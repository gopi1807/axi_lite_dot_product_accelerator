==> flow/design.v <==
`timescale 1ns/1ps
module axi_master(
    input clk,
    input rst,
    input start,
    input [31:0] vector_a,
    input [31:0] vector_b,    
    input [31:0] vector_a_addr,
    input [31:0] vector_b_addr,    
    input [31:0] vector_len,
    input [31:0] output_addr,
    input [31:0] read_data_addr,
    input [31:0] read_data,
    input status,
    input processing_done,
    input store_done,
    input read_done,
    output reg [31:0] rdata,
    input rvalid,
    output reg [31:0] wdata_a,
    output reg [31:0] wdata_b,
    output reg [31:0] waddr_a,
    output reg [31:0] waddr_b,
    output reg [31:0] waddr_output,
    output reg [31:0] vector_len_o,
    output reg wdvalid,
    output reg awvalid,
    output reg start_fetch,
    output reg start_compute,
    output reg start_write,
    output reg start_read
);
reg [2:0] state, next_state;
parameter IDLE         = 3'b000;
parameter START_STATE  = 3'b001;
parameter FETCH_STATE  = 3'b010;
parameter COMPUTE_STATE = 3'b011;
parameter WRITE_STATE  = 3'b100;
parameter READ_STATE   = 3'b101;
always @(posedge clk or negedge rst) begin
    if (!rst) begin
        state <= IDLE;
    end else begin
        state <= next_state;
    end
end
always @(*) begin
    case (state)
        IDLE: 
            if (start) 
                next_state = START_STATE;
            else 
                next_state = IDLE;
        START_STATE:  
            next_state = FETCH_STATE;
        FETCH_STATE: 
                next_state = COMPUTE_STATE;
        COMPUTE_STATE: 
            if (processing_done) 
                next_state = WRITE_STATE;
            else 
                next_state = COMPUTE_STATE;
        WRITE_STATE: 
            if (store_done) 
                next_state = READ_STATE;
            else 
                next_state = WRITE_STATE;
        READ_STATE: 
            if (read_done) 
                next_state = IDLE;
            else 
                next_state = READ_STATE;
        default: 
            next_state = IDLE;
    endcase
end
always @(posedge clk or negedge rst) begin
    if (!rst) begin
        awvalid <= 0;
        wdvalid <= 0;
        wdata_a <= 0;
        wdata_b <= 0;
        waddr_a <= 0;
        waddr_b <= 0;
        waddr_output <= 0;
        vector_len_o <= 0;
        start_fetch <= 0;
        start_compute <= 0;
        start_write <= 0;
        start_read <= 0;
    end else begin
        start_fetch <= 0;
        start_compute <= 0;
        start_write <= 0;
        start_read <= 0;
        case (state)
            IDLE: begin
                awvalid <= 0;
                wdvalid <= 0;
            end
            START_STATE: begin
                awvalid <= 1;
                wdvalid <= 1;
                wdata_a <= vector_a;
                wdata_b <= vector_b;
                waddr_a <= vector_a_addr;
                waddr_b <= vector_b_addr;
                waddr_output <= output_addr;
                vector_len_o <= vector_len;
            end
            FETCH_STATE: begin
                start_fetch <= 1;
            end
            COMPUTE_STATE: begin
                start_compute <= 1;
            end
            WRITE_STATE: begin
                start_write <= 1;
            end
            READ_STATE: begin
                start_read <= 1;
                if (rvalid) begin
                rdata <= read_data;
                end
            end
        endcase
    end
end
endmodule
Reports on axi_master
Tool output for the design above, in the order of the flow.
Lines are those of the file above, counted from 1.
Library cell names are shortened.
{"block": "design", "top_module": "axi_master", "clk_port": "clk", "cell_library": "sky130hd", "pvt_corner": "tt_025C_1v80"}

Word level
Yosys after proc, flatten, opt, wreduce and memory -nomap, before mapping. Memory bits, and registers merged into a memory's read port (data or address), are not among the register bits. Print and check cells are not counted. Equal cells are merged and count once.
{"block": "bits", "reg_bits": 232, "inputBits": 264, "out_inout_bits": 230, "elab_cells": 31}
{"block": "op_classes", "n_eq": 5, "n_mux": 10, "reduce_and_logical": 3}
{"block": "ops", "operator": "parallel mux 3 bit (select 6 bit)", "n": 1}
{"block": "ops", "operator": "equality test 3 x 2 -> 1 bit (second input constant)", "n": 2}
{"block": "ops", "operator": "equality test 3 bit (second input constant)", "n": 2}
{"block": "ops", "operator": "2-to-1 mux 3 bit", "n": 2}
{"block": "ops", "operator": "2-to-1 mux 1 bit", "n": 6}
{"block": "ops", "operator": "equality test 3 x 1 -> 1 bit (second input constant)", "n": 1}
{"block": "ops", "operator": "logical NOT 3 bit", "n": 1}
{"block": "ops", "operator": "AND reduction 3 bit", "n": 1}
{"block": "ops", "operator": "nonzero test 2 bit", "n": 1}
{"block": "ops", "operator": "parallel mux 1 bit (select 2 bit)", "n": 1}

Longest topological paths
Depth = most cells in a row (Yosys ltp): at word level without a register or memory, in the mapped netlist without a sequential cell, where the memories' decode and read muxes count.
{"block": "logic_depth", "ltp_word": 2, "abc_area": 0, "ltp_mapped": 3, "ltp_nobuf": 2}

Mapped cells and area
Yosys stat after the flow's synthesis: flattened, memories mapped to cells. It holds for the ABC_AREA given above (unset counts as 0); a run with the other value may have another netlist.
The area totals of this step are shown rounded.
{"block": "by_type", "cell": "dfrtp_1", "n": 202, "type_area_um2": 5.05E+03}
{"block": "by_type", "cell": "mux2_2", "n": 192, "type_area_um2": 2.16E+03}
{"block": "by_type", "cell": "edfxtp_1", "n": 32, "type_area_um2": 960.922}
{"block": "by_type", "cell": "buf_6", "n": 17, "type_area_um2": 191.434}
{"block": "by_type", "cell": "dfstp_2", "n": 1, "type_area_um2": 26.275}
{"block": "by_type", "cell": "buf_4", "n": 3, "type_area_um2": 22.522}
{"block": "by_type", "cell": "a21o_1", "n": 2, "type_area_um2": 15.014}
{"block": "by_type", "cell": "inv_1", "n": 4, "type_area_um2": 15.014}
{"block": "by_type", "cell": "o21ai_0", "n": 3, "type_area_um2": 15.014}
{"block": "by_type", "cell": "nand2_1", "n": 3, "type_area_um2": 11.261}
{"block": "by_type", "cell": "buf_2", "n": 2, "type_area_um2": 10.01}
{"block": "by_type", "cell": "and2_1", "n": 1, "type_area_um2": 6.256}
{"block": "by_type", "cell": "and3_1", "n": 1, "type_area_um2": 6.256}
{"block": "mapped", "stdcells": 463, "yosys_area_um2": 8497, "seqArea_um2": 6042, "ffs": 235, "buffers": 22}

Worst setup path after synthesis
Path of least setup slack by OpenSTA after synthesis, without wires, with an ideal clock, recovery checks aside; 20% of the period is set as input and as output delay. Where synthesis merged equal registers, the netlist keeps one of their names.
{"block": "synth_path", "kind": "reg2reg", "from": "reg state", "to": "reg rdata[0]", "period_ps": 1560, "setup_ps": 392, "t_first_pin_ps": 0, "arrival_time_ps": 1193, "required_ps": 1168, "setup_slack_ps": -26, "path_delay_ps": 1585, "stages": 2, "path_buffers": 0, "synth_period_reached_ps": 1586}
"path_delay_ps" = arrival - input delay + setup time.
"stages": output pins that drive a net of the path, with the launching flip-flop's if there is one; two outputs of one cell count as two.
"synth_period_reached_ps" is the clock period less the worst setup slack; recovery checks do not enter. This is arithmetic on one report: input and output delays are still those of the set period (20% each).
Where an end lacks its bit number, it is one bit of the signal, or one of the new flip-flops if synthesis recoded a state register.
Between the ends stands the longest chain of elaborated cells between them, by number of cells; it is not shown to be the way that was timed. Of several equally long chains one is given.
Each line given opens the expression or statement behind the cell; cells for indexed reads and writes are added by Yosys, which also makes memories of some case tables.
{"block": "synth_via", "path_cell_list": "dfrtp_1 -> and3_1", "elab_chain_len": 2, "cells_between": 2, "cone_classes": "1 x eq/ne; 1 x reduce/logical"}
{"block": "synth_lines", "item": "start, declared", "line": 33, "source": "reg [2:0] state, next_state;"}
{"block": "synth_lines", "item": "start, assigned", "line": 42, "source": "state <= IDLE;"}
{"block": "synth_lines", "item": "start, assigned", "line": 44, "source": "state <= next_state;"}
{"block": "synth_lines", "item": "equality test 3 bit", "line": 96, "source": "case (state)"}
{"block": "synth_lines", "item": "AND reduction 3 bit"}
{"block": "synth_lines", "item": "end, assigned", "line": 123, "source": "rdata <= read_data;"}
{"block": "synth_lines", "item": "end, declared", "line": 18, "source": "output reg [31:0] rdata,"}

Worst path after layout
Path of least setup slack in the final report of run 1 (OpenROAD, finished layout, wires in). Where an end is a register, its clock arrival counts in the times.
The report prints the path's times to 10 ps; the period is as set.
{"block": "layout_path", "kind": "reg2out", "from": "reg waddr_output[14]", "to": "out waddr_output[14]", "period_ps": 3260, "output_delay_ps": 650, "t_first_pin_ps": 530, "arrival_time_ps": 1550, "required_ps": 2610, "setup_slack_ps": 1060, "stages": 2, "path_buffers": 1}
{"block": "layout_via", "path_cell_list": "dfrtp_1 -> clkdlybuf4s50_1", "elab_chain_len": 0, "cells_between": 0, "cone_lines": 0}
{"block": "layout_lines", "item": "start, declared", "line": 24, "source": "output reg [31:0] waddr_output,"}
{"block": "layout_lines", "item": "start, assigned", "line": 85, "source": "waddr_output <= 0;"}
{"block": "layout_lines", "item": "start, assigned", "line": 108, "source": "waddr_output <= output_addr;"}
{"block": "layout_lines", "item": "end, declared", "line": 24}

Measured data: module axi_master, platform sky130hd, 2 stored runs of the flow under differing settings, order arbitrary. Input and output delays are each 20% of the period that was set; the output load is 0.01 pF.
By "fin_power_uw" is meant OpenSTA's value without simulated activity: inputs other than the clock are taken to toggle once in ten clock periods, and the tool carries that through the logic.
The results are shown rounded.

{"run": "run 1", "settings": { "period_ns": 3.26, "CORE_UTILIZATION": 31, "SETUP_SLACK_MARGIN": 0.88, "PLACE_DENSITY_LB_ADDON": 0.15, "HOLD_SLACK_MARGIN": 0.03, "CELL_PAD_IN_SITES_DETAIL_PLACEMENT": 2, "TNS_END_PERCENT": 70, "CTS_CLUSTER_DIAMETER": 147, "CAP_MARGIN": 10, "CORE_MARGIN": 2, "SLEW_MARGIN": 20 }, "results": { "die_footprint_um2": 28750, "fin_ws_ps": 1061, "fin_power_uw": 13120, "utilization_pct": 52.8, "tns_setup_ps": 0, "synthesis_area_um2": 8497 }}
{"run": "run 2", "settings": { "period_ns": 2.45, "CORE_UTILIZATION": 61, "SETUP_SLACK_MARGIN": 0.15, "PLACE_DENSITY": 0.84, "CORE_ASPECT_RATIO": 0.51, "CELL_PAD_IN_SITES_DETAIL_PLACEMENT": 2, "TNS_END_PERCENT": 50, "ABC_AREA": 1, "GPL_ROUTABILITY_DRIVEN": 1, "CTS_CLUSTER_DIAMETER": 31, "CAP_MARGIN": 20, "CORE_MARGIN": 2, "SLEW_MARGIN": 20 }, "outcome": "no final report: placement broke off with PPL-0024"}
